==> flow/design.v <==
module LASER (
    input        CLK,
    input        RST,
    input  [3:0] X,
    input  [3:0] Y,
    output [3:0] C1X,
    output [3:0] C1Y,
    output [3:0] C2X,
    output [3:0] C2Y,
    output DONE
);
integer i;
genvar j;
parameter S_IN  = 0;
parameter S_TRV = 1;
parameter S_NEW = 2;
parameter S_END = 3;
parameter TS_R = 0;
parameter TS_L = 1;
parameter TS_D = 2;
parameter TS_CALC = 3;
parameter TS_END  = 4;
reg  [1:0] state, next_state;
reg  [2:0] trv_state, next_trv_state;
wire converge;
wire calc_end, trv_end;
reg  [5:0] in_count, next_in_count;
reg  [1:0] cvg_count, next_cvg_count;
reg  [3:0] points_x [0:39], next_points_x [0:39];
reg  [3:0] points_y [0:39], next_points_y [0:39];
reg  is_valid [0:39], next_is_valid [0:39];
reg  [3:0] x, next_x;
reg  [3:0] y, next_y;
reg  [5:0] cover_num, next_cover_num;
wire [3:0] calc_tmp;
reg  [2:0] calc_count, next_calc_count;
reg  [5:0] max_cover, next_max_cover;
reg  [3:0] max_x, next_max_x;
reg  [3:0] max_y, next_max_y;
wire cv_out [0:7];
reg  valid_cv_out [0:7];
wire [3:0] cv_cx, cv_cy;
reg  [3:0] cx1, next_cx1;
reg  [3:0] cy1, next_cy1;
reg  [3:0] cx2, next_cx2;
reg  [3:0] cy2, next_cy2;
assign C1X = cx1;
assign C1Y = cy1;
assign C2X = cx2;
assign C2Y = cy2;
assign DONE = (state == S_END);
assign cv_cx = (state == S_TRV) ? x : max_x;
assign cv_cy = (state == S_TRV) ? y : max_y;
generate
    for (j = 0; j < 8; j = j + 1) begin
        is_covered cv0 (
            .ci(cv_cx), .cj(cv_cy), 
            .pi(points_x[j]), .pj(points_y[j]), 
            .covered(cv_out[j])
            );
    end
endgenerate
always @(*) begin
    case (state)
        S_IN : next_state = (in_count == 39) ? S_TRV : S_IN;
        S_TRV: next_state = (trv_end) ? S_NEW : S_TRV;
        S_NEW: begin
            if (calc_end) begin
                next_state = (converge && cvg_count >= 2) ? S_END : S_TRV;
            end
            else begin
                next_state = S_NEW;
            end
        end
        S_END: next_state = S_IN;
        default: next_state = S_IN;
    endcase
    if (state == S_TRV) begin
        case (trv_state)
            TS_R: next_trv_state = TS_CALC;
            TS_L: next_trv_state = TS_CALC;
            TS_D: next_trv_state = TS_CALC;
            TS_CALC: next_trv_state = (calc_end) ? TS_END : TS_CALC;
            TS_END: begin
                if (y[0]) begin   
                    if (x == 0) next_trv_state = TS_D;
                    else        next_trv_state = TS_L;
                end
                else begin   
                    if (x == 15) next_trv_state = TS_D;
                    else         next_trv_state = TS_R;
                end
            end
            default: next_trv_state = TS_CALC;
        endcase
    end
    else begin
        next_trv_state = TS_CALC;
    end
end
always @(posedge CLK or posedge RST) begin
    if (RST) begin
        state <= S_IN;
        trv_state <= TS_CALC;
    end
    else begin
        state <= next_state;
        trv_state <= next_trv_state;
    end
end
assign converge = (state == S_NEW && max_x == cx1 && max_y == cy1);
assign calc_end = (calc_count == 4);
assign trv_end = (x == 0 && y == 15 && trv_state == TS_END);
always @(*) begin
    if (state == S_IN) begin
        next_in_count = in_count + 1;
    end
    else begin
        next_in_count = 0;
    end
    if (trv_end && cvg_count < 2) begin
        next_cvg_count = cvg_count + 1;
    end
    else begin
        next_cvg_count = cvg_count;
    end
end
always @(*) begin
    case (state)
        S_IN: begin
            next_points_x[0] = X;
            next_points_y[0] = Y;
            for (i = 1; i < 40; i = i + 1) begin
                next_points_x[i] = points_x[i-1];
                next_points_y[i] = points_y[i-1];
            end
            for (i = 0; i < 40; i = i + 1) begin
                next_is_valid[i] = 1;
            end
        end
        S_TRV: begin
            if (trv_state == TS_CALC) begin
                for (i = 0; i < 8; i = i + 1) begin
                    next_points_x[i] = points_x[i+32];
                    next_points_y[i] = points_y[i+32];
                    next_is_valid[i] = is_valid[i+32];
                end
                for (i = 8; i < 40; i = i + 1) begin
                    next_points_x[i] = points_x[i-8];
                    next_points_y[i] = points_y[i-8];
                    next_is_valid[i] = is_valid[i-8];
                end
            end
            else begin
                for (i = 0; i < 40; i = i + 1) begin
                    next_points_x[i] = points_x[i];
                    next_points_y[i] = points_y[i];
                    next_is_valid[i] = is_valid[i];
                end
            end
        end
        S_NEW: begin
            for (i = 0; i < 8; i = i + 1) begin
                next_points_x[i] = points_x[i+32];
                next_points_y[i] = points_y[i+32];
            end
            for (i = 8; i < 40; i = i + 1) begin
                next_points_x[i] = points_x[i-8];
                next_points_y[i] = points_y[i-8];
            end
            for (i = 0; i < 8; i = i + 1) begin
                next_is_valid[i] = is_valid[i+32];
            end
            for (i = 8; i < 16; i = i + 1) begin
                next_is_valid[i] = ~cv_out[i-8];
            end
            for (i = 16; i < 40; i = i + 1) begin
                next_is_valid[i] = is_valid[i-8];
            end
        end
        default: begin
            for (i = 0; i < 40; i = i + 1) begin
                next_points_x[i] = points_x[i];
                next_points_y[i] = points_y[i];
                next_is_valid[i] = is_valid[i];
            end
        end
    endcase
end
always @(*) begin
    for (i = 0; i < 8; i = i + 1) begin
        valid_cv_out[i] = cv_out[i] & is_valid[i];
    end
end
assign calc_tmp = valid_cv_out[0] + valid_cv_out[1] 
                + valid_cv_out[2] + valid_cv_out[3] 
                + valid_cv_out[4] + valid_cv_out[5] 
                + valid_cv_out[6] + valid_cv_out[7];
always @(*) begin
    if (state == S_TRV) begin
        case (trv_state)
            TS_R: begin
                next_x = x + 1;
                next_y = y;
            end
            TS_L: begin
                next_x = x - 1;
                next_y = y;
            end
            TS_D: begin
                next_x = x;
                next_y = y + 1;
            end
            default: begin
                next_x = x;
                next_y = y;
            end
        endcase
    end
    else begin
        next_x = 0;
        next_y = 0;
    end
    if (state == S_TRV) begin
        case (trv_state)
            TS_CALC: next_calc_count = calc_count + 1;
            TS_END : next_calc_count = 0;
            default: next_calc_count = calc_count;
        endcase
    end
    else if (state == S_NEW) begin
        next_calc_count = calc_count + 1;
    end
    else begin
        next_calc_count = 0;
    end
    if (state == S_TRV) begin
        case (trv_state)
            TS_CALC: next_cover_num = cover_num + calc_tmp;
            TS_END : next_cover_num = 0;
            default: next_cover_num = cover_num;
        endcase
    end
    else begin
        next_cover_num = 0;
    end
    case (state)
        S_TRV: begin
            if (trv_state == TS_END) begin
                next_max_cover = (max_cover > cover_num) ? max_cover : cover_num;
                next_max_x = (max_cover > cover_num) ? max_x : x;
                next_max_y = (max_cover > cover_num) ? max_y : y;
            end
            else begin
                next_max_cover = max_cover;
                next_max_x = max_x;
                next_max_y = max_y;
            end
        end
        S_NEW: begin
            if (calc_end) begin
                next_max_cover = 0;
                next_max_x = 0;
                next_max_y = 0;
            end
            else begin
                next_max_cover = max_cover;
                next_max_x = max_x;
                next_max_y = max_y;
            end
        end
        default: begin
            next_max_cover = max_cover;
            next_max_x = max_x;
            next_max_y = max_y;
        end
    endcase
end
always @(*) begin
    case (state)
        S_NEW: begin
            if (calc_end) begin
                next_cx1 = cx2;
                next_cy1 = cy2;
                next_cx2 = max_x;
                next_cy2 = max_y;
            end
            else begin
                next_cx1 = cx1;
                next_cy1 = cy1;
                next_cx2 = cx2;
                next_cy2 = cy2;
            end
        end
        default: begin
            next_cx1 = cx1;
            next_cy1 = cy1;
            next_cx2 = cx2;
            next_cy2 = cy2;
        end
    endcase
end
always @(posedge CLK or posedge RST) begin
    if (RST) begin
        in_count <= 0;
        cvg_count <= 0;
        for (i = 0; i < 40; i = i + 1) begin
            points_x[i] <= 0;
            points_y[i] <= 0;
            is_valid[i] <= 0;
        end
        x <= 0; y <= 0;
        cover_num <= 0;
        calc_count <= 0;
        max_cover <= 0;
        max_x <= 0; max_y <= 0;
        cx1 <= 0; cy1 <= 0;
        cx2 <= 0; cy2 <= 0;
    end
    else begin
        in_count <= next_in_count;
        cvg_count <= next_cvg_count;
        for (i = 0; i < 40; i = i + 1) begin
            points_x[i] <= next_points_x[i];
            points_y[i] <= next_points_y[i];
            is_valid[i] <= next_is_valid[i];
        end
        x <= next_x; y <= next_y;
        cover_num <= next_cover_num;
        calc_count <= next_calc_count;
        max_cover <= next_max_cover;
        max_x <= next_max_x; max_y <= next_max_y;
        cx1 <= next_cx1; cy1 <= next_cy1;
        cx2 <= next_cx2; cy2 <= next_cy2;
    end
end
endmodule
module is_covered (
    input  [3:0] ci,
    input  [3:0] cj,
    input  [3:0] pi,
    input  [3:0] pj,
    output covered
);
wire [3:0] diff_i, diff_j;
wire [3:0] valid;
assign covered = |valid;
assign diff_i = (ci > pi) ? (ci - pi) : (pi - ci);
assign diff_j = (cj > pj) ? (cj - pj) : (pj - cj);
assign valid[0] = (diff_i == 0) & (diff_j <= 4);
assign valid[1] = (diff_i <= 2) & (diff_j <= 3);
assign valid[2] = (diff_i <= 3) & (diff_j <= 2);
assign valid[3] = (diff_i <= 4) & (diff_j == 0);
endmodule
# --- Step by step through the tools: LASER ---
# Tool output for the design above, in the order of the flow.
# Lines are those of the file above, counted from 1.
# Cell names lack the library's common part.
setup:
  design: "LASER"
  clk_port: "CLK"
  lib: "sky130hd"
  corner: "tt_025C_1v80"

# --- Elaborated design ---
# Source: Yosys, flattened and elaborated. Widths are those after wreduce. Registers that Yosys merges into a memory's read port (data or address) are not register bits. Print and check cells do not count. Equal cells are merged and count once.
bits:
  ff_bits: 420
  inputBits: 10
op_classes:
  mux: 290
  reduce_logical: 38
  equal: 20
  cmp: 67
  logic: 48
  n_addsub: 46
ops:
  columns: ["op", "count"]
  rows:
  - ["parallel mux 4 bit (select 3 bit)", 80]
  - ["2-to-1 mux 4 bit", 106]
  - ["less-or-equal comparator 4 x 2 -> 1 bit with constant B", 32]
  - ["subtractor 4 bit", 32]
  - ["parallel mux 1 bit (select 3 bit)", 40]
  - ["zero test 4 bit", 17]
  - ["less-or-equal comparator 4 x 3 -> 1 bit with constant B", 16]
  - ["> comparator 4 bit", 16]
  - ["2-to-1 mux 1 bit", 41]
  - ["AND 1 bit", 40]
  - ["OR reduction 4 bit", 8]
  - ["2-to-1 mux 6 bit", 5]
  - ["parallel mux 6 bit (select 2 bit)", 2]
  - ["parallel mux 4 bit (select 2 bit)", 3]
  - ["adder 4 x 1 -> 4 bit", 4]
  - ["parallel mux 3 bit (select 2 bit)", 2]
  - ["2-to-1 mux 3 bit", 4]
  - ["2-to-1 mux 2 bit", 6]
  - ["!= test 2 bit with constant B", 5]
  - ["inverter 1 bit", 8]
  - ["adder 4 x 1 -> 4 bit with constant B", 2]
  - ["== test 4 bit", 2]
  - ["== test 4 bit with constant B", 2]
  - ["parallel mux 2 bit (select 4 bit)", 1]
  - ["logical AND 1 bit", 6]
  - ["== test 3 x 2 -> 1 bit with constant B", 2]
  - ["== test 3 bit with constant B", 2]
  - ["!= test 3 bit with constant B", 2]
# Not listed: further kinds 21, cells in them 23.

# --- Depth ---
# Longest topological path by Yosys (ltp), each cell counted once; first at word level (registers and memories cut), then after technology mapping (sequential cells cut; the memories' decode and read muxes count).
depth:
  depth_word: 18
  ABC_AREA: 0
  depth_mapped: 27
  ltp_nobuf: 24

# --- Netlist ---
# Yosys stat after the flow's synthesis: flattened, memories mapped to cells. It holds for the ABC_AREA given above (unset counts as 0); a run with the other value may have another netlist.
# Totals and module areas in this step are rounded.
synth_totals:
  buffers: 161
  mapped_cells: 2769
  yosys_area_mm2: 0.024
  ffs: 424
by_type:
  columns: ["type", "count", "type_area_um2"]
  rows:
  - ["dfrtp_1", 422, 1.06E+04]
  - ["nand2_1", 674, 2.53E+03]
  - ["a31oi_1", 323, 2.02E+03]
  - ["ha_1", 133, 1.66E+03]
  - ["nor2_1", 369, 1.39E+03]
  - ["fa_1", 38, 760.73]
  - ["inv_1", 140, 525.504]
  - ["mux2i_1", 49, 490.47]
  - ["clkbuf_1", 112, 420.403]
  - ["a21oi_1", 65, 325.312]
  - ["mux2_2", 27, 304.042]
  - ["o22a_1", 33, 289.027]
  - ["xnor2_1", 21, 183.926]
  - ["a21o_1", 22, 165.158]
  - ["o21ai_0", 33, 165.158]
  - ["buf_2", 31, 155.149]
  - ["nor2b_1", 22, 137.632]
  - ["and4_1", 15, 131.376]
# Not listed: further types 57, cells in them 240.
# The figures by module come from a second, unflattened synthesis with its own total; it is not the netlist above.
hier_totals:
  cells_unflattened: 2742
  hier_area_mm2: 0.0242
# Rows give one instance, submodules left out.
by_module:
  columns: ["module", "mod_seq_area_mm2", "instances", "cells", "area_mm2"]
  rows:
  - ["LASER", 0.0106, 1, 2166, 0.0193]
  - ["is_covered", 0, 8, 72, 0.000614]

# --- Path before layout ---
# OpenSTA on the mapped netlist: ideal clock, no wires. The path of least setup slack (recovery checks aside). Input and output delay are each 20% of the period. Register names are those of the netlist, which keeps one name where synthesis merged equal registers.
synth_path:
  path_kind: "register to register"
  from: "register state"
  to: "register cover_num[4]"
  path_slack_ps: 1747
  required_ps: 9579
  t_arrival_ps: 7832
  path_delay_ps: 7963
  tclk_ps: 9710
  path_stages: 26
  path_buffers: 3
  launch_ps: 0
  synth_period_reached_ps: 7963
# "path_delay_ps" is the arrival time less input delay plus setup time.
# "path_stages": output pins that drive a net of the path, with the launching flip-flop's if there is one; two outputs of one cell count as two.
# "synth_period_reached_ps" = period - worst setup slack (recovery checks aside). The figure is calculated, with input and output delays left at 20% of the set period.
# Where an end lacks its bit number, it is one bit of the signal, or one of the new flip-flops if synthesis recoded a state register.
# The rows between start and end are the longest chain of elaborated cells between them; the timing report does not say that the signal goes this way. Where chains are equally long, one stands for them.
# Each line given opens the expression or statement behind the cell; cells for indexed reads and writes are added by Yosys, which also makes memories of some case tables.
synth_via:
  path_cell_list: "dfrtp_1 -> buf_2 -> buf_1 -> buf_4 -> mux2i_1 -> inv_1 -> fa_1 -> a21o_1 -> and4_1 -> a211oi_1 -> nand3_1 -> maj3_2 -> nor4b_1 -> fa_1 -> inv_1 -> fa_1 -> inv_1 -> fa_1 -> fa_1 -> inv_1 -> fa_1 -> nor2b_1 -> o21a_1 -> o21ai_0 -> xnor2_1 -> nor2_1"
  elab_chain_cells: 18
  cells_between: 190
synth_rtl:
  columns: ["element", "line_no", "source"]
  rows:
  - ["start, declared", 23, "reg  [1:0] state, next_state;"]
  - ["start, assigned", 103, "state <= S_IN;"]
  - ["start, assigned", 107, "state <= next_state;"]
  - ["== test 2 x 1 -> 1 bit", 53, "assign cv_cy = (state == S_TRV) ? y : max_y;"]
  - ["2-to-1 mux 4 bit", 53, null]
  - ["subtractor 4 bit", 349, "assign diff_j = (cj > pj) ? (cj - pj) : (pj - cj);"]
  - ["2-to-1 mux 4 bit", 349, null]
  - ["less-or-equal comparator 4 x 3 -> 1 bit", 350, "assign valid[0] = (diff_i == 0) & (diff_j <= 4);"]
  - ["AND 1 bit", 350, null]
  - ["OR reduction 4 bit", 347, "assign covered = |valid;"]
  - ["AND 1 bit", 192, "valid_cv_out[i] = cv_out[i] & is_valid[i];"]
  - ["adder 1 x 1 -> 2 bit", 195, "assign calc_tmp = valid_cv_out[0] + valid_cv_out[1]"]
  - ["adder 2 x 1 -> 3 bit", 195, null]
  - ["adder 3 x 1 -> 4 bit", 195, null]
  - ["adder 4 x 1 -> 4 bit (4 in a row)", 195, null]
  - ["adder 6 x 4 -> 6 bit", 239, "TS_CALC: next_cover_num = cover_num + calc_tmp;"]
  - ["parallel mux 6 bit (select 2 bit)", 238, "case (trv_state)"]
  - ["2-to-1 mux 6 bit", 237, "if (state == S_TRV) begin"]
  - ["end, assigned", 313, "cover_num <= 0;"]
  - ["end, assigned", 329, "cover_num <= next_cover_num;"]
  - ["end, declared", 34, "reg  [5:0] cover_num, next_cover_num;"]

# --- Path in the finished layout ---
# Path of least setup slack in the final report of run A (OpenROAD, finished layout, wires in). Where an end is a register, its clock arrival counts in the times.
# The report prints the path's times to 10 ps; the period is as set.
layout_path:
  path_kind: "register to register"
  from: "register state"
  to: "register cover_num[4]"
  path_buffers: 0
  tclk_ps: 7960
  path_stages: 24
  path_slack_ps: 870
  required_ps: 8380
  launch_ps: 550
  t_arrival_ps: 7510
# Where an end lacks its bit number, it is one bit of the signal, or one of the new flip-flops if synthesis recoded a state register.
# The rows between start and end are the longest chain of elaborated cells between them; the timing report does not say that the signal goes this way. Where chains are equally long, one stands for them.
layout_via:
  path_cell_list: "dfrtp_1 -> mux2i_1 -> ha_1 -> inv_1 -> fa_1 -> a21o_1 -> and4_1 -> a211oi_1 -> nand3_1 -> maj3_2 -> nor4b_1 -> fa_1 -> inv_1 -> fa_1 -> inv_1 -> fa_1 -> fa_1 -> inv_1 -> fa_1 -> nor2b_1 -> o21a_1 -> o21ai_0 -> xnor2_1 -> nor2_1"
  elab_chain_cells: 18
  cells_between: 190
layout_rtl:
  columns: ["element", "line_no", "source"]
  rows:
  - ["start, declared", 23, "reg  [1:0] state, next_state;"]
  - ["start, assigned", 103, "state <= S_IN;"]
  - ["start, assigned", 107, "state <= next_state;"]
  - ["== test 2 x 1 -> 1 bit", 53, "assign cv_cy = (state == S_TRV) ? y : max_y;"]
  - ["2-to-1 mux 4 bit", 53, null]
  - ["subtractor 4 bit", 349, "assign diff_j = (cj > pj) ? (cj - pj) : (pj - cj);"]
  - ["2-to-1 mux 4 bit", 349, null]
  - ["less-or-equal comparator 4 x 3 -> 1 bit", 350, "assign valid[0] = (diff_i == 0) & (diff_j <= 4);"]
  - ["AND 1 bit", 350, null]
  - ["OR reduction 4 bit", 347, "assign covered = |valid;"]
  - ["AND 1 bit", 192, "valid_cv_out[i] = cv_out[i] & is_valid[i];"]
  - ["adder 1 x 1 -> 2 bit", 195, "assign calc_tmp = valid_cv_out[0] + valid_cv_out[1]"]
  - ["adder 2 x 1 -> 3 bit", 195, null]
  - ["adder 3 x 1 -> 4 bit", 195, null]
  - ["adder 4 x 1 -> 4 bit (4 in a row)", 195, null]
  - ["adder 6 x 4 -> 6 bit", 239, "TS_CALC: next_cover_num = cover_num + calc_tmp;"]
  - ["parallel mux 6 bit (select 2 bit)", 238, "case (trv_state)"]
  - ["2-to-1 mux 6 bit", 237, "if (state == S_TRV) begin"]
  - ["end, assigned", 313, "cover_num <= 0;"]
  - ["end, assigned", 329, "cover_num <= next_cover_num;"]
  - ["end, declared", 34, "reg  [5:0] cover_num, next_cover_num;"]

Subject: LASER on sky130hd, stored results

Hello all,

Design LASER on sky130hd. What follows are 2 stored runs of the flow, each under its own settings; their order means nothing. The constraints put input and output delay at 20% of the set period each and load the outputs with 0.01 pF.
"timing.achieved_period_ps": clock period set for the run, less the worst setup slack. It is reckoned from that one timing run; input and output delays stay at 20% of the period that was set.
"critical_path_time_ps" = time allowed to the worst setup path (clock period - input delay - output delay, where it has them) - its slack; a late launch clock adds to it, a late capture clock takes from it.
"total_power_w" rests on the timing tool's default activity at the inputs, not on a simulated workload.
"critical_path_time_ps" is known to 10 ps.
The results are shown rounded.

--- run A ---
==> flow/run.sh <==
#!/bin/bash
# the make line also repeats the synthesis and layout settings of config.mk as NAME=value (left out here)
make -C /OpenROAD-flow-scripts/flow DESIGN_CONFIG=/design/flow/config.mk WORK_HOME=/design/flow/orfs CLKGATE_MAP_FILE= finish
==> flow/config.mk <==
export PLATFORM = sky130hd
export DESIGN_NAME = LASER
export DESIGN_NICKNAME = LASER
export VERILOG_FILES = /design/flow/design.v
export SDC_FILE = /design/flow/constraint.sdc
export NUM_CORES = 4
export LEC_CHECK = 0
export CAP_MARGIN = 20
export CORE_ASPECT_RATIO = 0.65
export CORE_MARGIN = 2
export CORE_UTILIZATION = 57
export GPL_TIMING_DRIVEN = 1
export HOLD_SLACK_MARGIN = 0.07
export MAX_ROUTING_LAYER = met4
export PLACE_DENSITY_LB_ADDON = 0.07
export SLEW_MARGIN = 20
export TNS_END_PERCENT = 70
==> flow/constraint.sdc <==
create_clock -name core_clock -period 7.96 [get_ports {CLK}]
set_input_delay 1.5920 -clock core_clock [delete_from_list [all_inputs] [get_ports {CLK}]]
set_output_delay 1.5920 -clock core_clock [all_outputs]
set_load 0.01 [all_outputs]

==> results, as YAML <==
results:
  timing.achieved_period_ps: 7087
  fin_ws_ps: 873
  die_area_mm2: 0.0439
  ys_area_mm2: 0.024
  critical_path_time_ps: 7090
  timing.worst_path_kind: "register to register"
  finalCellArea_mm2: 0.0258
  layout_utilization_pct: 62.2
  worst_hold_slack_ps: 458
  total_power_w: 0.00402

--- run B ---
==> flow/run.sh <==
#!/bin/bash
# the make line also repeats the synthesis and layout settings of config.mk as NAME=value (left out here)
make -C /OpenROAD-flow-scripts/flow DESIGN_CONFIG=/design/flow/config.mk WORK_HOME=/design/flow/orfs CLKGATE_MAP_FILE= finish
==> flow/config.mk <==
export PLATFORM = sky130hd
export DESIGN_NAME = LASER
export DESIGN_NICKNAME = LASER
export VERILOG_FILES = /design/flow/design.v
export SDC_FILE = /design/flow/constraint.sdc
export NUM_CORES = 4
export LEC_CHECK = 0
export CAP_MARGIN = 20
export CORE_MARGIN = 2
export CORE_UTILIZATION = 40
export SETUP_SLACK_MARGIN = 0.29
export SLEW_MARGIN = 20
==> flow/constraint.sdc <==
create_clock -name core_clock -period 8.55 [get_ports {CLK}]
set_input_delay 1.7100 -clock core_clock [delete_from_list [all_inputs] [get_ports {CLK}]]
set_output_delay 1.7100 -clock core_clock [all_outputs]
set_load 0.01 [all_outputs]

==> results, as YAML <==
results:
  timing.achieved_period_ps: 6918
  fin_ws_ps: 1630
  die_area_mm2: 0.0621
  ys_area_mm2: 0.024
  critical_path_time_ps: 6920
  timing.worst_path_kind: "register to register"
  finalCellArea_mm2: 0.0265
  layout_utilization_pct: 44.7
  worst_hold_slack_ps: 461
  total_power_w: 0.00416

Thanks
